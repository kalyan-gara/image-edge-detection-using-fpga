==> flow/design.v <==
`timescale 1ns / 1ps
module source_code(
    input clk,                          
    input rst,                          
    input [7:0] pixel_in,               
    input valid_in,                     
    output reg [7:0] pixel_out,         
    output reg valid_out                
);
    reg [7:0] line_buffer_1 [0:2];
    reg [7:0] line_buffer_2 [0:2];
    reg [7:0] line_buffer_3 [0:2];
    always @(posedge clk or posedge rst) begin
        if (rst) begin
            line_buffer_1[0] <= 8'b0;  line_buffer_1[1] <= 8'b0;  line_buffer_1[2] <= 8'b0;
            line_buffer_2[0] <= 8'b0;  line_buffer_2[1] <= 8'b0;  line_buffer_2[2] <= 8'b0;
            line_buffer_3[0] <= 8'b0;  line_buffer_3[1] <= 8'b0;  line_buffer_3[2] <= 8'b0;
        end else if (valid_in) begin
            line_buffer_1[2] <= line_buffer_1[1];
            line_buffer_1[1] <= line_buffer_1[0];
            line_buffer_1[0] <= pixel_in;
            line_buffer_2[2] <= line_buffer_2[1];
            line_buffer_2[1] <= line_buffer_2[0];
            line_buffer_2[0] <= line_buffer_1[2];
            line_buffer_3[2] <= line_buffer_3[1];
            line_buffer_3[1] <= line_buffer_3[0];
            line_buffer_3[0] <= line_buffer_2[2];
        end
    end
    reg [7:0] window [0:8];
    reg [7:0] sorted [0:8];
    integer i, j;
    reg [7:0] temp;
    always @(posedge clk or posedge rst) begin
        if (rst) begin
            pixel_out <= 8'b0;
            valid_out <= 1'b0;
        end else if (valid_in) begin
            window[0] = line_buffer_3[2];  
            window[1] = line_buffer_3[1];  
            window[2] = line_buffer_3[0];  
            window[3] = line_buffer_2[2];  
            window[4] = line_buffer_2[1];  
            window[5] = line_buffer_2[0];  
            window[6] = line_buffer_1[2];  
            window[7] = line_buffer_1[1];  
            window[8] = line_buffer_1[0];  
            for (i = 0; i < 9; i = i + 1) begin
                sorted[i] = window[i];
            end
            for (i = 0; i < 9; i = i + 1) begin
                for (j = 0; j < 8 - i; j = j + 1) begin
                    if (sorted[j] > sorted[j+1]) begin
                        temp = sorted[j];
                        sorted[j] = sorted[j+1];
                        sorted[j+1] = temp;
                    end
                end
            end
            pixel_out <= sorted[4];
            valid_out <= 1'b1;
        end else begin
            valid_out <= 1'b0;
        end
    end
endmodule
`timescale 1ns / 1ps
module sobel_filter(
    input clk,
    input rst,
    input [7:0] pixel_in,
    input valid_in,
    output reg [7:0] pixel_out,
    output reg valid_out
);
    reg [7:0] row1 [0:2];
    reg [7:0] row2 [0:2];
    reg [7:0] row3 [0:2];
    reg [7:0] window [0:8];
    integer i;
    always @(posedge clk or posedge rst) begin
        if (rst) begin
            for (i = 0; i < 3; i = i + 1) begin
                row1[i] <= 8'd0;
                row2[i] <= 8'd0;
                row3[i] <= 8'd0;
            end
        end else if (valid_in) begin
            row1[2] <= row1[1];
            row1[1] <= row1[0];
            row1[0] <= pixel_in;
            row2[2] <= row2[1];
            row2[1] <= row2[0];
            row2[0] <= row1[2];
            row3[2] <= row3[1];
            row3[1] <= row3[0];
            row3[0] <= row2[2];
        end
    end
    reg [10:0] Gx, Gy;
    reg [10:0] abs_Gx, abs_Gy;
    reg [10:0] magnitude;
    always @(posedge clk or posedge rst) begin
        if (rst) begin
            pixel_out <= 8'd0;
            valid_out <= 1'b0;
        end else if (valid_in) begin
            window[0] = row3[2]; window[1] = row3[1]; window[2] = row3[0];
            window[3] = row2[2]; window[4] = row2[1]; window[5] = row2[0];
            window[6] = row1[2]; window[7] = row1[1]; window[8] = row1[0];
            Gx = -window[0] + window[2]
               - (window[3] << 1) + (window[5] << 1)
               - window[6] + window[8];
            Gy =  window[0] + (window[1] << 1) + window[2]
               - window[6] - (window[7] << 1) - window[8];
            abs_Gx = (Gx[10]) ? -Gx : Gx;
            abs_Gy = (Gy[10]) ? -Gy : Gy;
            magnitude = abs_Gx + abs_Gy;
            pixel_out <= (magnitude > 255) ? 8'd255 : magnitude[7:0];
            valid_out <= 1'b1;
        end else begin
            valid_out <= 1'b0;
        end
    end
endmodule
`timescale 1ns / 1ps
module image_filter_top (
    input clk,
    input rst,
    input [7:0] pixel_in,
    input valid_in,
    output [7:0] pixel_out,
    output valid_out
);
    wire [7:0] median_out;
    wire       median_valid;
    source_code median_filter (
        .clk(clk),
        .rst(rst),
        .pixel_in(pixel_in),
        .valid_in(valid_in),
        .pixel_out(median_out),
        .valid_out(median_valid)
    );
    sobel_filter sobel (
        .clk(clk),
        .rst(rst),
        .pixel_in(median_out),
        .valid_in(median_valid),
        .pixel_out(pixel_out),
        .valid_out(valid_out)
    );
endmodule
From RTL to reports: image_filter_top:

Tool output for the design above, in the order of the flow.
Line numbers count from 1 in the design file above.
Library cell names are shortened.
A cell with n/a has no value.

* design top: image_filter_top
* clock port: clk
* standard-cell library: sky130hd
* library corner: tt_025C_1v80

Word-level counts:

Source: Yosys, flattened and elaborated. Widths are those after wreduce. Registers that Yosys merges into a memory's read port (data or address) are not register bits. Print and check cells do not count. Equal cells are merged and count once.

* bits in writable memories: 0
* word-level cells: 175
* bits of input ports: 11
* output and inout bits: 9
* register bits after elaboration: 162
* bits in read-only memories: 0
* word width x clocked read ports: 0
* memories: 0
* latch bits: 0

* eq/ne operators: 0
* div/mod/pow operators: 0
* multipliers: 0
* bitwise operators: 0
* $lt $le $gt $ge: 31
* reductions and logical operators: 0
* shift operators: 0
* $add $sub $neg: 14
* muxes and demuxes: 108

Operators with widths (count)
* 8-bit 2-to-1 mux: 104
* 8-bit > comparator: 30
* 11-bit by 8-bit adder with 11-bit output: 3
* 11-bit by 8-bit subtractor with 11-bit output: 3
* 11-bit by 9-bit subtractor with 11-bit output: 2
* 11-bit negation: 2
* 11-bit 2-to-1 mux: 2
* 11-bit adder: 1
* 11-bit by 8-bit > comparator with 1-bit output (second input constant): 1
* 11-bit by 9-bit adder with 11-bit output: 1
* 8-bit negation with 11-bit output: 1
* 8-bit by 9-bit adder with 10-bit output: 1
* 1-bit 2-to-1 mux: 2

Logic depth:

Yosys ltp: most cells in a row. Word level: on the elaborated netlist, between registers, memories and ports. Mapped: between sequential cells and ports; inverters and the memories' decode and read muxes count.

* depth in word-level cells: 35
* ABC_AREA: 0
* depth in mapped cells: 134
* mapped depth without buffers: 118

Mapped cells and area:

The flow's flattened synthesis, as Yosys stat reports it; memories are mapped. The netlist is that of the ABC_AREA named above (0 if unset); the other value can give another one.

Cells by type
* dfrtp_1: count 162, area in all 4.05E+03 µm²
* ha_1: count 251, area in all 3.14E+03 µm²
* mux2i_1: count 159, area in all 1.59E+03 µm²
* inv_1: count 318, area in all 1.19E+03 µm²
* mux2_2: count 102, area in all 1.15E+03 µm²
* fa_1: count 55, area in all 1.1E+03 µm²
* o21ai_0: count 202, area in all 1010.97 µm²
* a21oi_1: count 201, area in all 1.01E+03 µm²
* nand2_1: count 227, area in all 852.067 µm²
* nor2_1: count 172, area in all 645.619 µm²
* a21o_1: count 64, area in all 480.461 µm²
* xnor2_1: count 41, area in all 359.094 µm²
* clkbuf_1: count 63, area in all 236.477 µm²
* nand3_1: count 38, area in all 190.182 µm²
* xor2_1: count 21, area in all 183.926 µm²
* o31ai_1: count 24, area in all 180.173 µm²
* a211oi_1: count 23, area in all 172.666 µm²
* o21bai_1: count 23, area in all 172.666 µm²

Other cell types: 90; their cells: 387.

* chip area (Yosys): 20769.9 µm²
* buffer cells: 81
* area of sequential cells: 4053.9 µm²
* flip-flops: 162
* cells in the netlist: 2533

By module: a second synthesis without flattening, with its own total; a netlist apart from the flattened one above.

* cells (unflattened synthesis): 2630
* area total of the unflattened synthesis: 21220.4 µm²

Rows give one instance, submodules left out.

Modules
* source_code: cells 1958, instances 1, area 14704.1 µm², sequential area 2026.9 µm²
* sobel_filter: cells 672, instances 1, area 6516.2 µm², sequential area 2026.9 µm²
* image_filter_top: cells 0, instances 1, area 0.0 µm², sequential area 0.0 µm²

Path before layout:

OpenSTA on the mapped netlist: ideal clock, no wires. The path of least setup slack (recovery checks aside). Input and output delay are each 20% of the period. Register names are those of the netlist, which keeps one name where synthesis merged equal registers.

* path type: register to register
* start point: register median_filter.line_buffer_3[1][1]
* end point: register median_filter.pixel_out[1]
* arrival: 25.484 ns
* data required time: 27.074 ns
* clock period: 27.2 ns
* path delay: 25.610 ns
* path buffers: 16
* launch time at the first pin: 0.000 ns
* stages: 130
* library setup time: 0.126 ns
* path slack: 1.590 ns
* synthesis period reached: 25.61 ns

"path delay" = arrival - input delay + setup time.
"stages" counts driving pins, that of a launching flip-flop among them; a cell with two outputs on the path counts twice.
"synthesis period reached" = period - worst setup slack (recovery checks aside). The figure is calculated, with input and output delays left at 20% of the set period.
The rows between start and end are the longest chain of elaborated cells between them; the timing report does not say that the signal goes this way. Where chains are equally long, one stands for them.
A line is the first line of the expression or statement that the cell stems from. Yosys adds cells for indexed reads and writes and turns some case tables into memories.

* cells stage by stage: dfrtp_1 > inv_1 > ha_1 > nor2b_1 > o211ai_1 > a21boi_2 > o21ai_1 > clkbuf_1 > mux2i_1 > inv_1 > ha_1 > a211oi_1 > nor2_1 > and4bb_1 > or2_2 > clkbuf_1 > clkbuf_1 > buf_1 > [94 not listed] > and2_1 > nand2_1 > o21ai_1 > and3b_1 > clkbuf_1 > nor4_1 > a21oi_1 > ha_1 > o21a_1 > o21ai_0 > nand2b_1 > a21oi_1 > o21ai_0 > o31a_1 > nand2b_1 > clkbuf_1 > nor2_1 > a221o_1
* length of the longest elaborated chain: 35
* elaborated cells on any way between the ends: 133
* RTL lines with such cells: 2
* classes of those cells: compare (30); mux (103)

RTL lines, path after synthesis
* start, declared: line 12 `reg [7:0] line_buffer_3 [0:2];`
* start, assigned: line 17 `line_buffer_3[0] <= 8'b0;  line_buffer_3[1] <= 8'b0;  line_buffer_3[2] <= 8'b0;`
* start, assigned: line 26 `line_buffer_3[1] <= line_buffer_3[0];`
* 8-bit > comparator: line 53 `if (sorted[j] > sorted[j+1]) begin`
* 8-bit 2-to-1 mux: line 53
* 8-bit 2-to-1 mux: line 38 `end else if (valid_in) begin`
* 8-bit > comparator: line 53
* 8-bit 2-to-1 mux: line 53
* 8-bit 2-to-1 mux: line 38
* 8-bit > comparator: line 53
* [21 not listed]
* 8-bit 2-to-1 mux: line 53
* 8-bit 2-to-1 mux: line 38
* 8-bit > comparator: line 53
* 8-bit 2-to-1 mux: line 53
* 8-bit 2-to-1 mux: line 38
* 8-bit > comparator: line 53
* 8-bit 2-to-1 mux: line 53
* end, assigned: line 36 `pixel_out <= 8'b0;`
* end, assigned: line 60 `pixel_out <= sorted[4];`
* end, declared: line 7 `output reg [7:0] pixel_out,`

Path in the finished layout:

From the final timing report of job 1: the path of least setup slack in the routed layout; clock arrival at registers is part of the times.

* path type: register to register
* start point: register median_filter.line_buffer_3[1][1]
* end point: register median_filter.pixel_out[4]
* arrival: 27.20 ns
* data required time: 48.84 ns
* launch time at the first pin: 0.47 ns
* stages: 116
* path buffers: 5
* library setup time: 0.12 ns
* path slack: 21.64 ns
* clock period: 48.5 ns

The rows between start and end are the longest chain of elaborated cells between them; the timing report does not say that the signal goes this way. Where chains are equally long, one stands for them.

* cells stage by stage: dfrtp_1 > inv_1 > ha_1 > nor2b_1 > o211ai_1 > a21boi_2 > o21ai_1 > buf_4 > mux2i_1 > inv_1 > ha_1 > a211oi_1 > nor2_1 > o31ai_2 > or2_2 > nor2_1 > a21oi_1 > inv_1 > [80 not listed] > ha_1 > a211oi_1 > and2_1 > nand2_1 > o21ai_1 > and3b_1 > nor4_1 > a21oi_1 > ha_1 > o21a_1 > o21ai_0 > nand2b_1 > a21oi_1 > o21ai_0 > o31a_1 > nand2b_1 > a211oi_1 > a211oi_2
* length of the longest elaborated chain: 35
* elaborated cells on any way between the ends: 133
* RTL lines with such cells: 2
* classes of those cells: compare (30); mux (103)

RTL lines, path after layout
* start, declared: line 12 `reg [7:0] line_buffer_3 [0:2];`
* start, assigned: line 17 `line_buffer_3[0] <= 8'b0;  line_buffer_3[1] <= 8'b0;  line_buffer_3[2] <= 8'b0;`
* start, assigned: line 26 `line_buffer_3[1] <= line_buffer_3[0];`
* 8-bit > comparator: line 53 `if (sorted[j] > sorted[j+1]) begin`
* 8-bit 2-to-1 mux: line 53
* 8-bit 2-to-1 mux: line 38 `end else if (valid_in) begin`
* 8-bit > comparator: line 53
* 8-bit 2-to-1 mux: line 53
* 8-bit 2-to-1 mux: line 38
* 8-bit > comparator: line 53
* [21 not listed]
* 8-bit 2-to-1 mux: line 53
* 8-bit 2-to-1 mux: line 38
* 8-bit > comparator: line 53
* 8-bit 2-to-1 mux: line 53
* 8-bit 2-to-1 mux: line 38
* 8-bit > comparator: line 53
* 8-bit 2-to-1 mux: line 53
* end, assigned: line 36 `pixel_out <= 8'b0;`
* end, assigned: line 60 `pixel_out <= sorted[4];`
* end, declared: line 7 `output reg [7:0] pixel_out,`

Settings and measured results of 2 stored flow runs for module image_filter_top (sky130hd), not sorted in any way. The constraints put input and output delay at 20% of the set period each and load the outputs with 0.01 pF.
By "reached clock period" is meant the clock period of the run minus its worst setup slack. This is arithmetic on one report: input and output delays are still those of the set period (20% each).
"allowed time less slack (worst setup path)" is the time allowed to the run's worst setup path (the clock period less input and output delay, where it has them) less its slack. Clock arrival times count: a late capture clock shortens it, a late launch clock lengthens it.

### Job 1

==> flow/run.sh <==
#!/bin/bash
# the make line also repeats the synthesis and layout settings of config.mk as NAME=value (left out here)
make -C /OpenROAD-flow-scripts/flow DESIGN_CONFIG=/design/flow/config.mk WORK_HOME=/design/flow/orfs CLKGATE_MAP_FILE= finish
==> flow/config.mk <==
export PLATFORM = sky130hd
export DESIGN_NAME = image_filter_top
export DESIGN_NICKNAME = image_filter_top
export VERILOG_FILES = /design/flow/design.v
export SDC_FILE = /design/flow/constraint.sdc
export NUM_CORES = 4
export LEC_CHECK = 0
export CAP_MARGIN = 20
export CORE_ASPECT_RATIO = 1.37
export CORE_MARGIN = 10
export CORE_UTILIZATION = 22
export CTS_CLUSTER_DIAMETER = 137
export GPL_ROUTABILITY_DRIVEN = 0
export GPL_TIMING_DRIVEN = 1
export MIN_ROUTING_LAYER = met1
export PLACE_DENSITY_LB_ADDON = 0.29
export SETUP_SLACK_MARGIN = 5.0
export SLEW_MARGIN = 20
export TNS_END_PERCENT = 75
==> flow/constraint.sdc <==
create_clock -name core_clock -period 48.5 [get_ports {clk}]
set_input_delay 9.7000 -clock core_clock [delete_from_list [all_inputs] [get_ports {clk}]]
set_output_delay 9.7000 -clock core_clock [all_outputs]
set_load 0.01 [all_outputs]

Results of job 1:
- Utilization after layout: 24.5 %
- Standard-cell area after layout: 22859.4 µm²
- Area of the die: 107251.0 µm²
- Reached clock period: 26.860 ns
- Allowed time less slack (worst setup path): 26.86 ns
- Class of the worst setup path: register to register
- Setup total negative slack: 0.000 ns
- Worst hold slack in the final report: 0.475 ns
- Chip area after synthesis (Yosys): 20769.9 µm²
- Worst setup slack after layout: 21.640 ns

### Job 2

==> flow/run.sh <==
#!/bin/bash
# the make line also repeats the synthesis and layout settings of config.mk as NAME=value (left out here)
make -C /OpenROAD-flow-scripts/flow DESIGN_CONFIG=/design/flow/config.mk WORK_HOME=/design/flow/orfs CLKGATE_MAP_FILE= finish
==> flow/config.mk <==
export PLATFORM = sky130hd
export DESIGN_NAME = image_filter_top
export DESIGN_NICKNAME = image_filter_top
export VERILOG_FILES = /design/flow/design.v
export SDC_FILE = /design/flow/constraint.sdc
export NUM_CORES = 4
export LEC_CHECK = 0
export CAP_MARGIN = 20
export CORE_MARGIN = 2
export CORE_UTILIZATION = 43
export SLEW_MARGIN = 20
==> flow/constraint.sdc <==
create_clock -name core_clock -period 28.0 [get_ports {clk}]
set_input_delay 5.6000 -clock core_clock [delete_from_list [all_inputs] [get_ports {clk}]]
set_output_delay 5.6000 -clock core_clock [all_outputs]
set_load 0.01 [all_outputs]

Results of job 2:
- Utilization after layout: 46.7 %
- Standard-cell area after layout: 22275.1 µm²
- Area of the die: 50075.3 µm²
- Reached clock period: 26.122 ns
- Allowed time less slack (worst setup path): 26.12 ns
- Class of the worst setup path: register to register
- Setup total negative slack: 0.000 ns
- Worst hold slack in the final report: 0.480 ns
- Chip area after synthesis (Yosys): 20769.9 µm²
- Worst setup slack after layout: 1.877 ns
